==> flow/design.v <==
`default_nettype none
module div #(parameter WIDTH=32) (   
    input                  i_rst,    
    input                  i_clk,    
    input                  i_start,  
    output reg             o_busy,   
    output reg             o_done,   
    output reg             o_valid,  
    output reg             o_dbz,    
    input      [WIDTH-1:0] i_a,      
    input      [WIDTH-1:0] i_b,      
    output reg [WIDTH-1:0] o_val,    
    output reg [WIDTH-1:0] o_rem     
);
    reg [WIDTH-1:0] b1;              
    reg [WIDTH-1:0] quo, quo_next;   
    reg [WIDTH:0] acc, acc_next;     
    reg [$clog2(WIDTH)-1:0] i;       
    always @(*) begin
        if (acc >= {1'b0, b1}) begin
            acc_next = acc - b1;
            {acc_next, quo_next} = {acc_next[WIDTH-1:0], quo, 1'b1};
        end else begin
            {acc_next, quo_next} = {acc, quo} << 1;
        end
    end
    always @(posedge i_clk) begin
        o_done <= 0;
        if (i_start) begin
            o_valid <= 0;
            i <= 0;
            if (i_b == 0) begin   
                o_busy <= 0;
                o_done <= 1;
                o_dbz <= 1;
            end else begin
                o_busy <= 1;
                o_dbz <= 0;
                b1 <= i_b;
                {acc, quo} <= {{WIDTH{1'b0}}, i_a, 1'b0};   
            end
        end else if (o_busy) begin
            if (i == {$clog2(WIDTH){1'b1}}) begin   
                o_busy <= 0;
                o_done <= 1;
                o_valid <= 1;
                o_val <= quo_next;
                o_rem <= acc_next[WIDTH:1];   
            end else begin   
                i <= i + 1;
                acc <= acc_next;
                quo <= quo_next;
            end
        end
        if (i_rst) begin
            o_busy <= 0;
            o_done <= 0;
            o_valid <= 0;
            o_dbz <= 0;
            o_val <= 0;
            o_rem <= 0;
        end
    end
endmodule
`default_nettype none
module or32(
    input               i_rst,
    input               i_clk,
    output reg [31:0]   o_addr,
    output reg [31:0]   o_dat_w,
    output reg [3:0]    o_we,
    input      [31:0]   i_dat_r,
	output reg          o_stb,
	input               i_ack
);
    localparam FETCH      = 4'd0;
    localparam FETCH_WAIT = 4'd1;
    localparam EXECUTE    = 4'd2;
    localparam LOAD       = 4'd3;
    localparam LOAD_WAIT  = 4'd4;
    localparam STORE      = 4'd5;
    localparam STORE_WAIT = 4'd6;
    localparam DIV_WAIT   = 4'd7;
    reg [31:0] regs[16];
    reg [3:0] state;
    reg [31:0] instr;
    wire [7:0] opcode = instr[7:0];
    wire [7:0] arg1 = instr[15:8];
    wire [7:0] arg2 = instr[23:16];
    wire [7:0] arg3 = instr[31:24];
    wire [31:0] arg1_val = (arg1[7:4] == 4'h8) ? regs[arg1[3:0]] : (arg1[7:4] < 4'h8) ? {24'h0, arg1} : {24'hFFFFFF, arg1}; 
    wire [31:0] arg2_val = (arg2[7:4] == 4'h8) ? regs[arg2[3:0]] : (arg2[7:4] < 4'h8) ? {24'h0, arg2} : {24'hFFFFFF, arg2}; 
    wire [31:0] arg3_val = (arg3[7:4] == 4'h8) ? regs[arg3[3:0]] : (arg3[7:4] < 4'h8) ? {24'h0, arg3} : {24'hFFFFFF, arg3}; 
    wire [31:0] next_ip = regs[4'hF] + 32'h4;
    wire [31:0] addr = arg2_val + arg3_val;
    reg div_start;
    wire div_done;
    reg [31:0] div_a, div_b;
    wire [31:0] div_val;
    div div(
        .i_rst(i_rst),
        .i_clk(i_clk),
        .i_start(div_start),
        .o_busy(),
        .o_done(div_done),
        .o_valid(),
        .o_dbz(),
        .i_a(div_a),
        .i_b(div_b),
        .o_val(div_val),
        .o_rem()
    );
    always @(posedge i_clk) begin
        if (i_rst) begin
            state <= FETCH;
            o_we <= 4'h0;
            o_stb <= 1'b0;
            regs[4'hE] <= 32'h00000000;
            regs[4'hF] <= 32'h00000000;
            div_start <= 1'b0;
        end else begin
            case (state)
                FETCH: begin
                    o_addr <= regs[4'hF];
                    regs[4'hF] <= next_ip;
                    o_stb <= 1'b1;
                    state <= FETCH_WAIT;
                end
                FETCH_WAIT: begin
                    o_stb <= 1'b0;
                    if (i_ack) begin
                        instr <= i_dat_r;
                        state <= EXECUTE;
                    end
                end
                EXECUTE: begin
                    state <= FETCH;
                    if (opcode[7:4] == 4'h7) begin
                        case (opcode[3:0])
                            4'h0:
                                regs[arg1[3:0]] <= arg2_val + arg3_val;
                            4'h1:
                                regs[arg1[3:0]] <= arg2_val - arg3_val;
                            4'h2:
                                regs[arg1[3:0]] <= arg2_val * arg3_val;
                            4'h3: begin
                                div_a <= arg2_val;
                                div_b <= arg3_val;
                                div_start <= 1'b1;
                                state <= DIV_WAIT;
                            end
                            4'h4:
                                regs[arg1[3:0]] <= arg2_val & arg3_val;
                            4'h5:
                                regs[arg1[3:0]] <= arg2_val | arg3_val;
                            4'h6:
                                regs[arg1[3:0]] <= arg2_val << arg3_val;
                            4'h7:
                                regs[arg1[3:0]] <= arg2_val >> arg3_val;
                            4'h8:
                                state <= LOAD;
                            4'hA:
                                state <= LOAD;
                            4'h9:
                                state <= STORE;
                            4'hB:
                                state <= STORE;
                            4'hC:
                                regs[arg1[3:0]] <= {regs[arg1[3:0]][15:0], arg3, arg2}; 
                            4'hD:
                                regs[arg1[3:0]] <= arg2_val < arg3_val ? 32'd1 : 32'd0;
                            4'hE:
                                if (arg1_val == 32'd0)
                                    regs[4'hF] <= regs[4'hF] + {{{14{arg3[7]}}, arg3, arg2}, 2'b00};
                            4'hF: begin
                            end
                        endcase
                    end
                end
                LOAD: begin
                    o_addr <= {addr[31:2], 2'b0};
                    o_stb <= 1'b1;
                    state <= LOAD_WAIT;
                end
                LOAD_WAIT: begin
                    o_stb <= 1'b0;
                    if (i_ack) begin
                        if (opcode[3:0] == 4'hA) begin
                            case (addr[1:0])
                                2'b00: regs[arg1[3:0]] <= {24'd0, i_dat_r[7:0]};
                                2'b01: regs[arg1[3:0]] <= {24'd0, i_dat_r[15:8]};
                                2'b10: regs[arg1[3:0]] <= {24'd0, i_dat_r[23:16]};
                                2'b11: regs[arg1[3:0]] <= {24'd0, i_dat_r[31:24]};
                            endcase
                        end else begin
                            regs[arg1[3:0]] <= i_dat_r;
                        end
                        state <= FETCH;
                    end
                end
                STORE: begin
                    o_addr <= {addr[31:2], 2'b0};
                    if (opcode[3:0] == 4'hB) begin
                        case (addr[1:0])
                            2'b00: begin
                                o_dat_w <= {24'd0, arg1_val[7:0]};
                                o_we <= 4'b0001;
                            end
                            2'b01: begin
                                o_dat_w <= {16'd0, arg1_val[7:0], 8'd0};
                                o_we <= 4'b0010;
                            end
                            2'b10: begin
                                o_dat_w <= {8'd0, arg1_val[7:0], 16'd0};
                                o_we <= 4'b0100;
                            end
                            2'b11: begin
                                o_dat_w <= {arg1_val[7:0], 24'd0};
                                o_we <= 4'b1000;
                            end
                        endcase
                    end else begin
                        o_dat_w <= arg1_val;
                        o_we <= 4'b1111;
                    end
                    o_stb <= 1'b1;
                    state <= STORE_WAIT;
                end
                STORE_WAIT: begin
                    o_stb <= 1'b0;
                    if (i_ack) begin
                        o_we <= 4'h0;
                        state <= FETCH;
                    end
                end
                DIV_WAIT: begin
                    div_start <= 1'b0;
                    if (div_done) begin
                        regs[arg1[3:0]] <= div_val;
                        state <= FETCH;
                    end
                end
                default: begin
                    state <= FETCH;
                end
            endcase
        end
    end
endmodule
# --- Reports on or32 ---
# The steps from the RTL of or32 to its reports follow in flow order.
# Lines are those of the file above, counted from 1.
# Operators carry their Yosys type and port widths (W data, S select, Z words).
# Library cell names are shortened.
inputs:
  top_module: "or32"
  clock: "i_clk"
  cell_library: "sky130hd"
  corner: "tt_025C_1v80"

# --- Word level ---
# Counts by Yosys on the flattened word-level netlist (proc, flatten, opt, wreduce; memories kept). Print and check cells are left out. Cells with the same type and inputs are merged into one.
# Memory sizes are those after Yosys's memory passes, which may raise the word count (mostly to a power of two), join words into wider ones and drop unused or constant bits.
bits:
  ramBits: 512
  latchBits: 0
  elab_cells: 394
  ff_bits: 306
  input_bits: 35
  mem_bits_ro: 0
  mem_count: 1
mem_list:
  columns: ["name", "size", "width", "line", "text"]
  rows:
  - ["regs", 16, 32, 84, "reg [31:0] regs[16];"]
classes:
  n_div: 0
  mux: 231
  addsub: 6
  n_mul: 1
  shift: 2
  eq_ne: 38
  reduce_logical: 41
  bitwise: 53
  n_cmp: 5
ops:
  columns: ["cell", "n"]
  rows:
  - ["$mux W32", 100]
  - ["$mul A32 B32 Y32", 1]
  - ["$reduce_or A15 Y1", 10]
  - ["$mux W33", 4]
  - ["$pmux W32 S4", 1]
  - ["$pmux W32 S2", 2]
  - ["$mux W1", 96]
  - ["$mux W65", 1]
  - ["$add A32 B32 Y32", 2]
  - ["$sub A32 B32 Y32", 2]
  - ["$logic_not A32 Y1", 2]
  - ["$or A1 B1 Y1", 47]
  - ["$eq A4 B4 Y1 const B", 11]
  - ["$eq A4 B3 Y1 const B", 9]
  - ["$ge A33 B32 Y1", 1]
  - ["$add A32 B3 Y32 const B", 1]
  - ["$lt A32 B32 Y1", 1]
  - ["$and A32 B32 Y32", 1]
  - ["$or A32 B32 Y32", 1]
  - ["$shl A32 B32 Y32", 1]
  - ["$shr A32 B32 Y32", 1]
  - ["$pmux W1 S2", 15]
  - ["$pmux W4 S7", 1]
  - ["$mux W4", 7]
  - ["$reduce_or A3 Y1", 6]
  - ["$eq A4 B2 Y1 const B", 4]
  - ["$pmux W4 S4", 1]
  - ["$reduce_and A3 Y1", 5]
# Other operator kinds: 18; their cells: 43.

# --- Depth ---
# Depth = most cells in a row (Yosys ltp): at word level without a register or memory, in the mapped netlist without a sequential cell, where the memories' decode and read muxes count.
logic_depth:
  word_depth: 22
  ABC_AREA: 0
  ltp_mapped: 41

# --- Synthesis result ---
# Yosys stat after the flow's synthesis: flattened, memories mapped to cells. It holds for the ABC_AREA given above (unset counts as 0); a run with the other value may have another netlist.
synth_totals:
  yosys_area_mm2: 0.0696318
  seq_area_mm2: 0.0243934
  ff_cells: 834
  buffers: 374
  mapped_cells: 6319
types:
  columns: ["type", "n", "type_area_um2"]
  rows:
  - ["edfxtp_1", 769, 2.31E+04]
  - ["mux4_2", 396, 8.92E+03]
  - ["fa_1", 412, 8247.91]
  - ["ha_1", 283, 3.54E+03]
  - ["nor2_1", 616, 2.31E+03]
  - ["inv_1", 610, 2.29E+03]
  - ["nand2_1", 598, 2.24E+03]
  - ["mux2i_1", 214, 2.14E+03]
  - ["a21oi_1", 333, 1.67E+03]
  - ["o21ai_0", 275, 1376.32]
  - ["dfxtp_1", 65, 1.3E+03]
  - ["xnor2_1", 135, 1.18E+03]
  - ["mux2_2", 92, 1.04E+03]
  - ["clkbuf_1", 206, 773.242]
  - ["nand3_1", 117, 585.562]
  - ["nor3_1", 80, 400.384]
  - ["a21o_1", 53, 397.882]
  - ["xor2_1", 45, 394.128]
# Not listed: further types 91, cells in them 1020.
# The figures by module come from a second, unflattened synthesis with its own total; it is not the netlist above.
hier_totals:
  cells_unflattened: 6540
  area_unflattened_mm2: 0.0707053
# Rows give one instance, submodules left out.
modules:
  columns: ["module", "mod_seq_area_mm2", "area_mm2", "n_inst", "cells"]
  rows:
  - ["or32", 0.0206999, 0.0622409, 1, 5699]
  - ["div", 0.0043742, 0.0084644, 1, 841]

# --- Worst setup path after synthesis ---
# OpenSTA on the mapped netlist: ideal clock, no wires. The path of least setup slack (recovery checks aside). Input and output delay are each 20% of the period. Register names are those of the netlist, which keeps one name where synthesis merged equal registers.
synth_timing:
  kind: "register to register"
  start: "reg instr[31]"
  end: "mem regs[14][28]"
  t_arrival_ps: 10169
  setup_slack_ps: 896
  required_time_ps: 11065
  driving_pins: 33
  delay_ps: 10304
  path_buffers: 6
  period_ps: 11200
  setup_ps: 135
  period_less_setup_slack_ps: 10304
# "delay_ps" is the arrival time less input delay plus setup time.
# "driving_pins": output pins that drive a net of the path, with the launching flip-flop's if there is one; two outputs of one cell count as two.
# "period_less_setup_slack_ps" = period - worst setup slack (recovery checks aside). The figure is calculated, with input and output delays left at 20% of the set period.
synth_via:
  path_cell_list: "edfxtp_1 buf_2 or4b_1 clkbuf_1 a21oi_1 clkbuf_1 buf_1 buf_1 clkbuf_1 nor2_1 fa_1 inv_1 fa_1 fa_1 fa_1 inv_1 fa_1 inv_1 fa_1 inv_1 fa_1 fa_1 ha_1 and3_1 a221o_1 a21oi_1 a211oi_1 or4b_2 o2111ai_1 mux2i_1 o21ai_0 a31oi_1 and2_1"
synth_rtl:
  columns: ["item", "line", "text"]
  rows:
  - ["start, declared", 86, "reg [31:0] instr;"]
  - ["start, assigned", 132, "instr <= i_dat_r;"]
  - ["end, declared", 84, "reg [31:0] regs[16];"]
# Chain of elaborated cells between the ends: none given.

# --- Worst path after layout ---
# From the final timing report of flow run A: the path of least setup slack in the routed layout; clock arrival at registers is part of the times.
# The path's times are printed in steps of 10 ps; the period is the one set.
layout_timing:
  kind: "register to register"
  start: "reg instr[23]"
  end: "mem regs[15][24]"
  setup_slack_ps: 1140
  setup_ps: 270
  period_ps: 12000
  driving_pins: 38
  required_time_ps: 12460
  t_arrival_ps: 11320
  path_buffers: 7
layout_via:
  path_cell_list: "edfxtp_1 buf_4 clkbuf_2 clkbuf_4 a21oi_2 nor2_4 buf_12 inv_6 clkbuf_4 buf_16 nand2_1 fa_1 inv_1 fa_1 fa_1 inv_1 fa_1 inv_1 [... 2 more ...] fa_1 inv_1 fa_1 inv_1 ha_4 a21oi_2 o21bai_1 a221o_1 a21oi_4 a21oi_2 o21ai_2 a21oi_4 xnor2_4 mux2i_4 o211ai_1 a41o_4 buf_12 a21oi_2"
layout_rtl:
  columns: ["item", "line", "text"]
  rows:
  - ["start, declared", 86, "reg [31:0] instr;"]
  - ["start, assigned", 132, "instr <= i_dat_r;"]
  - ["end, declared", 84, "reg [31:0] regs[16];"]
# Chain of elaborated cells between the ends: none given.

# Below are 2 stored runs of the flow (Yosys, OpenROAD; platform sky130hd) on or32, each with its settings and what was measured, unordered. Constraints: input delay and output delay 20% of the set period each, output load 0.01 pF.
# "achievedPeriod_ps" = clock period - worst setup slack. The figure is calculated, with input and output delays left at 20% of the set period.
# "critical_path_time_ps" = time allowed to the worst setup path (clock period - input delay - output delay, where it has them) - its slack; a late launch clock adds to it, a late capture clock takes from it.
# "design_power_mw" is the tool's figure for a default switching activity; nothing was simulated.
# "critical_path_time_ps" is known to 10 ps.
runs:
  - name: "flow run A"
    settings:
      period_ns: 12.0
      CORE_UTILIZATION: 21
      SETUP_SLACK_MARGIN: 1.23
      PLACE_DENSITY_LB_ADDON: 0.22
      CORE_ASPECT_RATIO: 1.54
      CELL_PAD_IN_SITES_GLOBAL_PLACEMENT: 2
      CELL_PAD_IN_SITES_DETAIL_PLACEMENT: 1
      GPL_TIMING_DRIVEN: 0
      GPL_ROUTABILITY_DRIVEN: 0
      CTS_CLUSTER_DIAMETER: 325
      SLEW_MARGIN: 15
      CAP_MARGIN: 20
      CORE_MARGIN: 2
    results:
      post_synth_area_mm2: 0.0696318
      design_power_mw: 22.225
      total_negative_slack_ps: 0
      utilization_pct: 26.4
      setup_ws_ps: 1144
      finish.stdcell_area_mm2: 0.0873788
      critical_path_time_ps: 10860
      worstPathKind: "register to register"
      achievedPeriod_ps: 10856
      timing.hold.ws_ps: 454
      die_area_mm2: 0.336309
  - name: "flow run B"
    settings:
      period_ns: 10.2
      CORE_UTILIZATION: 62
      CORE_ASPECT_RATIO: 1.84
      CELL_PAD_IN_SITES_GLOBAL_PLACEMENT: 2
      ABC_AREA: 0
      GPL_TIMING_DRIVEN: 1
      CAP_MARGIN: 20
      CORE_MARGIN: 2
      SLEW_MARGIN: 20
    outcome: "unfinished; error GPL-0301 in placement"
