==> flow/design.v <==
`default_nettype none
module timer #(
    parameter FREQ_HZ = 25_000_000
) (
    input wire i_clk,
    input wire i_rst,
    input wire [3:0] i_addr,
    input wire i_stb,
    output wire [31:0] o_dat_r,
    output wire o_ack
);
    reg [15:0] counter;
    reg [63:0] milliseconds;
    always @(posedge i_clk) begin
        if (i_rst) begin
            counter <= 16'd0;
            milliseconds <= 64'd0;
        end else begin
            if (counter >= 16'(FREQ_HZ / 1_000)) begin
                milliseconds <= milliseconds + 64'd1;
                counter <= 16'd0;
            end else begin
                counter <= counter + 16'd1;
            end
        end
    end
    assign o_ack = i_stb;
    assign o_dat_r = (i_addr == 4'd0) ? milliseconds[31:0] :
                     (i_addr == 4'd4) ? milliseconds[63:32] :
                     32'd0;
endmodule
# == Step by step through the tools: timer ==
# The steps from the RTL of timer to its reports follow in flow order.
# Line numbers count from 1 in the design file above.
# Library cell names are shortened.
# The mark -- stands for no value.
# design
top_module,timer
clk_port,i_clk
cell_library,sky130hd
pvt_corner,tt_025C_1v80

# == After elaboration ==
# Yosys after proc, flatten, opt, wreduce and memory -nomap, before mapping. Enables and synchronous resets that opt folds into registers are not counted as muxes. Memory bits, and registers merged into a memory's read port (data or address), are not among the register bits. Print and check cells are not counted. Equal cells are merged and count once.
# op_classes
n_addsub,2
n_cmp,1
eq_ne,1
muxes,2
reduce_logical,2
# ops
op,count
64-bit by 1-bit adder with 64-bit output with constant B,1
32-bit two-way mux,2
16-bit by 1-bit adder with 16-bit output with constant B,1
16-bit by 15-bit greater-or-equal comparator with 1-bit output with constant B,1
4-bit by 3-bit equality test with 1-bit output with constant B,1
4-bit logical NOT,1
2-bit OR reduction,1
# bits
regBits,80
in_bits,7

# == Depth ==
# Longest topological path by Yosys (ltp), each cell counted once; first at word level (registers and memories cut), then after technology mapping (sequential cells cut; the memories' decode and read muxes count).
# logic_depth
depth_word,3
abc_area,0
ltp_mapped,8
depth_no_buf,6

# == After synthesis ==
# Source: synth_stat.txt of the flow (Yosys; design flattened, memories mapped). It holds for the ABC_AREA given above (unset counts as 0); a run with the other value may have another netlist.
# mapped
cells,526
mapped_area_um2,4260.3
seq_area_um2,1601.5
ff_cells,80
n_buf,33
# types
cell,count
dfxtp_1,80
a22o_1,32
a21oi_1,53
or4_1,28
o31ai_1,27
nor2_1,47
nand3_1,34
or3_1,25
nand4_1,21
nand2_1,31
xnor2_1,13
o21ai_0,22
clkbuf_1,27
xor2_1,9
inv_1,12
ha_1,3
nor4_1,6
mux2_2,3
# Other cell types: 30; their cells: 53.

# == Path before layout ==
# Path of least setup slack by OpenSTA after synthesis, without wires, with an ideal clock, recovery checks aside; 20% of the period is set as input and as output delay. Where synthesis merged equal registers, the netlist keeps one of their names.
# synth_path
path_type,register to register
startpoint,reg milliseconds[24]
endpoint,reg milliseconds[62]
period_ps,2100
setup_ps,70
arrival_time_ps,2125
required_ps,2030
path_slack_ps,-95
path_delay_ps,2195
driving_pins,7
synth_period_reached_ps,2195
# "path_delay_ps" = arrival - input delay + setup time.
# "driving_pins": output pins that drive a net of the path, with the launching flip-flop's if there is one; two outputs of one cell count as two.
# "synth_period_reached_ps" is the clock period less the worst setup slack; recovery checks do not enter. This is arithmetic on one report: input and output delays are still those of the set period (20% each).
# The rows between start and end are the longest chain of elaborated cells between them; the timing report does not say that the signal goes this way. Where chains are equally long, one stands for them.
# Each line given opens the expression or statement behind the cell; cells for indexed reads and writes are added by Yosys, which also makes memories of some case tables.
# synth_via
path_cell_list,dfxtp_1 -> nand4_2 -> or3_1 -> buf_2 -> or4_4 -> or4_1 -> a21oi_1
elab_chain_cells,1
cone_cells,1
lines_between,1
# synth_lines
element,line,rtl
"start, declared",13,reg [63:0] milliseconds;
"start, assigned",17,milliseconds <= 64'd0;
"start, assigned",20,milliseconds <= milliseconds + 64'd1;
64-bit by 1-bit adder with 64-bit output,20,
"end, assigned",17,
"end, assigned",20,
"end, declared",13,

# == Path in the finished layout ==
# From the final timing report of record 1: the path of least setup slack in the routed layout; clock arrival at registers is part of the times.
# The path's times are printed in steps of 10 ps; the period is the one set.
# layout_path
path_type,register to register
startpoint,reg milliseconds[11]
endpoint,reg milliseconds[51]
period_ps,2380
setup_ps,60
arrival_time_ps,2500
required_ps,2690
path_slack_ps,190
driving_pins,7
# The rows between start and end are the longest chain of elaborated cells between them; the timing report does not say that the signal goes this way. Where chains are equally long, one stands for them.
# layout_via
path_cell_list,dfxtp_1 -> nand4_1 -> or3_1 -> a2111o_1 -> buf_12 -> or4_1 -> a21oi_2
elab_chain_cells,1
cone_cells,1
lines_between,1
# layout_lines
element,line,rtl
"start, declared",13,reg [63:0] milliseconds;
"start, assigned",17,milliseconds <= 64'd0;
"start, assigned",20,milliseconds <= milliseconds + 64'd1;
64-bit by 1-bit adder with 64-bit output,20,
"end, assigned",17,
"end, assigned",20,
"end, declared",13,

# timer through Yosys and OpenROAD on sky130hd: 2 stored runs, unordered, with their settings and measured results. The constraints put input and output delay at 20% of the set period each and load the outputs with 0.01 pF.
# By "period_reached_ps" is meant the clock period of the run minus its worst setup slack. This is arithmetic on one report: input and output delays are still those of the set period (20% each).
# A setting shown as . is not set for that run.
stored run,period_ns,SETUP_SLACK_MARGIN,CAP_MARGIN,CORE_MARGIN,CORE_UTILIZATION,SLEW_MARGIN,PLACE_DENSITY_LB_ADDON,HOLD_SLACK_MARGIN,CELL_PAD_IN_SITES_GLOBAL_PLACEMENT,CELL_PAD_IN_SITES_DETAIL_PLACEMENT,TNS_END_PERCENT,GPL_TIMING_DRIVEN,GPL_ROUTABILITY_DRIVEN,CTS_CLUSTER_SIZE,MAX_ROUTING_LAYER,synth_area_um2,die_um2,setup_ws_ps,util_pct,period_reached_ps
record 1,2.38,0.18,20,2,40,20,.,.,.,.,.,.,.,.,.,4260.3,11491.8,188,53.3,2192
record 2,2.29,.,20,4,23,20,0.12,-0.06,0,2,40,0,1,24,met4,4260.3,20764.8,-45,34.0,2335
