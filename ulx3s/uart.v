==> flow/design.v <==
`default_nettype none
module uart #(
    parameter FREQ_HZ = 25_000_000,
    parameter BAUD_RATE = 115_200
) (
    input wire i_rst,
    input wire i_clk,
    input wire [2:0] i_addr,
    input wire i_stb,
    input wire [3:0] i_we,
    output wire o_ack,
    input wire [31:0] i_dat_w,
    output wire [31:0] o_dat_r,
    output wire o_tx,
    input wire i_rx,
    output wire o_int
);
    assign o_int = 1'b0;
    assign o_ack = i_stb;
    wire [7:0] data_tx, data_rx;
    wire rdy_rx, done_rx, start_tx, rdy_tx;
    uart_rx #(
        .FREQ_HZ(FREQ_HZ),
        .BAUD_RATE(BAUD_RATE)
    ) UART_RX(
        .i_clk(i_clk),
        .i_rst(i_rst),
        .i_rxd(i_rx),
        .i_done(done_rx),
        .o_rdy(rdy_rx),
        .o_data(data_rx)
    );
    uart_tx #(
        .FREQ_HZ(FREQ_HZ),
        .BAUD_RATE(BAUD_RATE)
    ) UART_TX(
        .i_clk(i_clk),
        .i_rst(i_rst),
        .i_start(start_tx),
        .i_data(data_tx),
        .o_rdy(rdy_tx),
        .o_txd(o_tx)
    );
    assign data_tx = i_dat_w[7:0];
    assign start_tx = i_we[0] & i_stb & (i_addr == 3'd0);
    assign done_rx = !i_we[0] & i_stb & (i_addr == 3'd0);
    assign o_dat_r = (i_addr == 3'd0) ? {24'b0, data_rx} :
                     (i_addr == 3'd4) ? {30'b0, rdy_tx, rdy_rx} :
                     32'd0;
endmodule
`default_nettype none
module uart_rx #(
    parameter FREQ_HZ = 25_000_000,
    parameter BAUD_RATE = 115_200
) (
    input wire i_clk,
    input wire i_rst,
    input wire i_rxd,
    input wire i_done,    
    output wire o_rdy,
    output wire [7:0] o_data
);
    wire endtick, midtick, endbit;
    wire [11:0] limit;
    reg run, stat;
    reg Q0, Q1;   
    reg [11:0] tick;
    reg [3:0] bitcnt;
    reg [7:0] shreg;
    reg [3:0] inptr, outptr;
    reg [7:0] fifo [15:0];   
    assign limit = 12'(FREQ_HZ / BAUD_RATE);
    assign endtick = tick == limit;
    assign midtick = tick == {1'b0, limit[11:1]};   
    assign endbit = bitcnt == 8;
    assign o_data = fifo[outptr];
    assign o_rdy = ~(inptr == outptr);
    always @(posedge i_clk) begin
        Q0 <= i_rxd; Q1 <= Q0;
        run <= (Q1 & ~Q0) | ~(i_rst | endtick & endbit) & run;
        tick <= (run & ~endtick) ? tick+1 : 0;
        bitcnt <= (endtick & ~endbit) ? bitcnt + 1 :
            (endtick & endbit) ? 0 : bitcnt;
        shreg <= midtick ? {Q1, shreg[7:1]} : shreg;
        stat <= ~(inptr == outptr) | ~(i_rst | i_done) & stat;
        outptr <= i_rst ? 0 : o_rdy & i_done ? outptr+1 : outptr;
        inptr <= i_rst ? 0 : (endtick & endbit) ? inptr+1 : inptr;
        if (endtick & endbit) fifo[inptr] <= shreg;
    end
endmodule
`default_nettype none
module uart_tx #(
    parameter FREQ_HZ = 25_000_000,
    parameter BAUD_RATE = 115_200
) (
    input wire i_clk,
    input wire i_rst,
    input wire i_start,  
    input wire [7:0] i_data,
    output wire o_rdy,
    output wire o_txd
);
    wire endtick, endbit;
    wire [11:0] limit;
    reg run;
    reg [11:0] tick;
    reg [3:0] bitcnt;
    reg [8:0] shreg;
    assign limit = 12'(FREQ_HZ / BAUD_RATE);
    assign endtick = tick == limit;
    assign endbit = bitcnt == 9;
    assign o_rdy = ~run;
    assign o_txd = shreg[0];
    always @ (posedge i_clk) begin
        run <= (i_rst | endtick & endbit) ? 0 : i_start ? 1 : run;
        tick <= (run & ~endtick) ? tick + 1 : 0;
        bitcnt <= (endtick & ~endbit) ? bitcnt + 1 :
            (endtick & endbit) ? 0 : bitcnt;
        shreg <= (i_rst) ? 1 : i_start ? {i_data, 1'b0} :
            endtick ? {1'b1, shreg[8:1]} : shreg;
    end
endmodule
* Reports on uart
Tool output for the design above, in the order of the flow.
Line numbers count from 1 in the design file above.
Not given: n/a
- Top module :: uart
- Clock port :: i_clk
- Cell library :: sky130hd
- Timing corner :: tt_025C_1v80

* After elaboration
Yosys after proc, flatten, opt, wreduce and memory -nomap, before mapping. Print and check cells are not counted. Equal cells are merged and count once.
Yosys's memory passes give these memory sizes; they may raise the number of words (mostly to a power of two), join words into wider ones and drop unused or constant bits.
- Bits in writable memories :: 128
- Clocked read ports x word width :: 8
- Latch bits :: 0
- Word-level cells :: 68
- Input port bits :: 43
- Bits in registers :: 61
- Memories :: 1
- Memory bits (read-only) :: 0
** Memory list
- UART_RX.fifo :: depth 16, width 8, rd ports 1, write ports 1, line 71 : reg [7:0] fifo [15:0];
- Equal/unequal tests :: 7
- Reductions and logical operators :: 5
- Shift-type cells :: 0
- Order comparisons :: 0
- Add/sub/neg operators :: 6
- Multiply operators :: 0
- Bitwise gates (word level) :: 24
- Muxes and demuxes :: 13
- Div/mod/pow operators :: 0
** Operators by type and width (number)
- two-way mux 4 bit :: 7
- adder 12 x 1 -> 12 bit (second input constant) :: 2
- equality test 12 x 8 -> 1 bit (second input constant) :: 2
- two-way mux 9 bit :: 2
- adder 4 x 1 -> 4 bit (second input constant) :: 4
- two-way mux 8 bit :: 2
- AND 1 bit :: 13
- equality test 12 x 7 -> 1 bit (second input constant) :: 1
- inverter 1 bit :: 8
- equality test 4 bit (second input constant) :: 2
- nonzero test 2 bit :: 3
- equality test 4 bit :: 1
- bitwise OR 1 bit :: 3
- equality test 3 bit (second input constant) :: 1
- zero test 3 bit :: 1
- two-way mux 2 bit :: 1
- zero test 1 bit :: 1
- two-way mux 1 bit :: 1

* Longest topological paths
Depth = most cells in a row (Yosys ltp): at word level without a register or memory, in the mapped netlist without a sequential cell, where the memories' decode and read muxes count.
- Word-level depth :: 6
- ABC_AREA :: 1
- Mapped depth :: 9
- Gate-level depth less buffers :: 9

* Mapped cells and area
Yosys stat after the flow's synthesis: flattened, memories mapped to cells. It holds for the ABC_AREA given above (unset counts as 0); a run with the other value may have another netlist.
The area totals of this step are shown rounded.
** Cells by type (number)
- sky130_fd_sc_hd__edfxtp_1 :: 144
- sky130_fd_sc_hd__dfxtp_1 :: 49
- sky130_fd_sc_hd__nand2_1 :: 226
- sky130_fd_sc_hd__nand3_1 :: 92
- sky130_fd_sc_hd__nor2_1 :: 100
- sky130_fd_sc_hd__inv_1 :: 83
- sky130_fd_sc_hd__buf_4 :: 35
- sky130_fd_sc_hd__a21oi_1 :: 36
- sky130_fd_sc_hd__ha_1 :: 14
- sky130_fd_sc_hd__o21ai_0 :: 31
- sky130_fd_sc_hd__xor2_1 :: 10
- sky130_fd_sc_hd__buf_2 :: 15
- sky130_fd_sc_hd__nand4_1 :: 9
- sky130_fd_sc_hd__nor3_1 :: 7
- sky130_fd_sc_hd__xnor2_1 :: 3
- sky130_fd_sc_hd__clkbuf_1 :: 6
- sky130_fd_sc_hd__nand3_2 :: 2
- sky130_fd_sc_hd__nand3b_4 :: 1
Other cell types: 19; their cells: 25.
- Mapped flip-flops :: 193
- Sequential area :: 5300 sq um
- Cell count :: 888
- Synthesis area :: 8600 sq um

* Timing after synthesis
Source: OpenSTA report_checks on the synthesized netlist (no wires, ideal clock, input and output delay 20% of the period each), path of least setup slack; recovery checks are left aside. Register names are those of the netlist, which keeps one name where synthesis merged equal registers.
- Path kind :: reg-to-reg
- Start point :: register UART_RX.tick[9]
- End point :: register UART_RX.shreg[0]
- Time at the first pin :: 0.000 ns
- Path delay :: 2.030 ns
- Stages on the path :: 5
- Buffers on the path :: 0
- Clock period :: 3.31 ns
- Library setup time :: 0.398 ns
- Arrival time :: 1.632 ns
- Setup slack :: 1.280 ns
- Synthesis period reached :: 2.03 ns
"path delay" = arrival - input delay + setup time.
"stages on the path" counts driving pins, that of a launching flip-flop among them; a cell with two outputs on the path counts twice.
"synthesis period reached" = period - worst setup slack (recovery checks aside). The figure is calculated, with input and output delays left at 20% of the set period.
The rows between start and end are the longest chain of elaborated cells between them; the timing report does not say that the signal goes this way. Where chains are equally long, one stands for them.
Each line given opens the expression or statement behind the cell; cells for indexed reads and writes are added by Yosys, which also makes memories of some case tables.
- Cell sequence :: sky130_fd_sc_hd__dfxtp_1 sky130_fd_sc_hd__inv_1 sky130_fd_sc_hd__nand2_1 sky130_fd_sc_hd__nor3_2 sky130_fd_sc_hd__nor4b_1
- Cells in the longest elaborated chain :: 1
- Elaborated cells between the ends (all ways) :: 1
- Source lines of those cells :: 1
- Classes of those cells :: 1 x eq/ne
** Ends and longest elaborated chain, after synthesis
- from (decl) :: line 67 : reg [11:0] tick;
- from (assign) :: line 81 : tick <= (run & ~endtick) ? tick+1 : 0;
- equality test 12 x 7 -> 1 bit :: line 74 : assign midtick = tick == {1'b0, limit[11:1]};
- to (assign) :: line 84 : shreg <= midtick ? {Q1, shreg[7:1]} : shreg;
- to (decl) :: line 69 : reg [7:0] shreg;

* Timing after layout
Path of least setup slack in the final report of job 1 (OpenROAD, finished layout, wires in). Where an end is a register, its clock arrival counts in the times.
- Path kind :: reg-to-output
- Start point :: register (no name shown)
- End point :: output port o_dat_r[7]
- Time at the first pin :: 0.43 ns
- Clock period :: 1.99 ns
- Arrival time :: 1.90 ns
- Setup slack :: -0.31 ns
- Buffers on the path :: 4
- Stages on the path :: 10
- Output delay :: 0.40 ns
- Cell sequence :: sky130_fd_sc_hd__dfxtp_4 sky130_fd_sc_hd__buf_12 sky130_fd_sc_hd__clkinv_16 sky130_fd_sc_hd__buf_12 sky130_fd_sc_hd__buf_6 sky130_fd_sc_hd__o21ai_1 sky130_fd_sc_hd__nand3_1 sky130_fd_sc_hd__nand3_2 sky130_fd_sc_hd__a21oi_2 sky130_fd_sc_hd__buf_2
** Ends and longest elaborated chain, post-layout
- to (decl) :: line 13 : output wire [31:0] o_dat_r,
Chain of elaborated cells between the ends: none given.

Lab notebook: uart

Module uart, platform sky130hd: 2 stored runs of the flow (Yosys, OpenROAD) with differing settings, in no particular order. Input and output delays are each 20% of the period that was set; the output load is 0.01 pF.
By "achieved period" is meant the clock period of the run minus its worst setup slack. This is arithmetic on one report: input and output delays are still those of the set period (20% each).
"allowed time less slack (worst setup path)" is the time allowed to the run's worst setup path (the clock period less input and output delay, where it has them) less its slack. Clock arrival times count: a late capture clock shortens it, a late launch clock lengthens it.
The measured numbers are rounded.

** Job 1
- Settings :: period_ns=1.99; CORE_UTILIZATION=60; SETUP_SLACK_MARGIN=0.51; PLACE_DENSITY_LB_ADDON=0.08; ABC_AREA=1; MAX_ROUTING_LAYER=met4; CAP_MARGIN=20; CORE_MARGIN=2; SLEW_MARGIN=20
- Post-route utilization :: 0.79
- Area inside the die boundary :: 15,000 sq um
- Standard-cell area of the final layout :: 11,000 sq um
- Achieved period :: 2.302 ns
- Post-synthesis cell area :: 8,600 sq um
- Allowed time less slack (worst setup path) :: 1.90 ns
- Kind of the worst setup path :: reg-to-output
- Setup slack of the worst path :: -0.31 ns

** Job 2
- Settings :: period_ns=2.29; CORE_UTILIZATION=44; PLACE_DENSITY_LB_ADDON=0.22; ABC_AREA=0; CTS_CLUSTER_SIZE=52; SLEW_MARGIN=25; MIN_ROUTING_LAYER=met2; CAP_MARGIN=20; CORE_MARGIN=2
- Post-route utilization :: 0.54
- Area inside the die boundary :: 19,000 sq um
- Standard-cell area of the final layout :: 9,600 sq um
- Achieved period :: 2.513 ns
- Post-synthesis cell area :: 8,000 sq um
- Allowed time less slack (worst setup path) :: 2.06 ns
- Kind of the worst setup path :: reg-to-output
- Setup slack of the worst path :: -0.22 ns
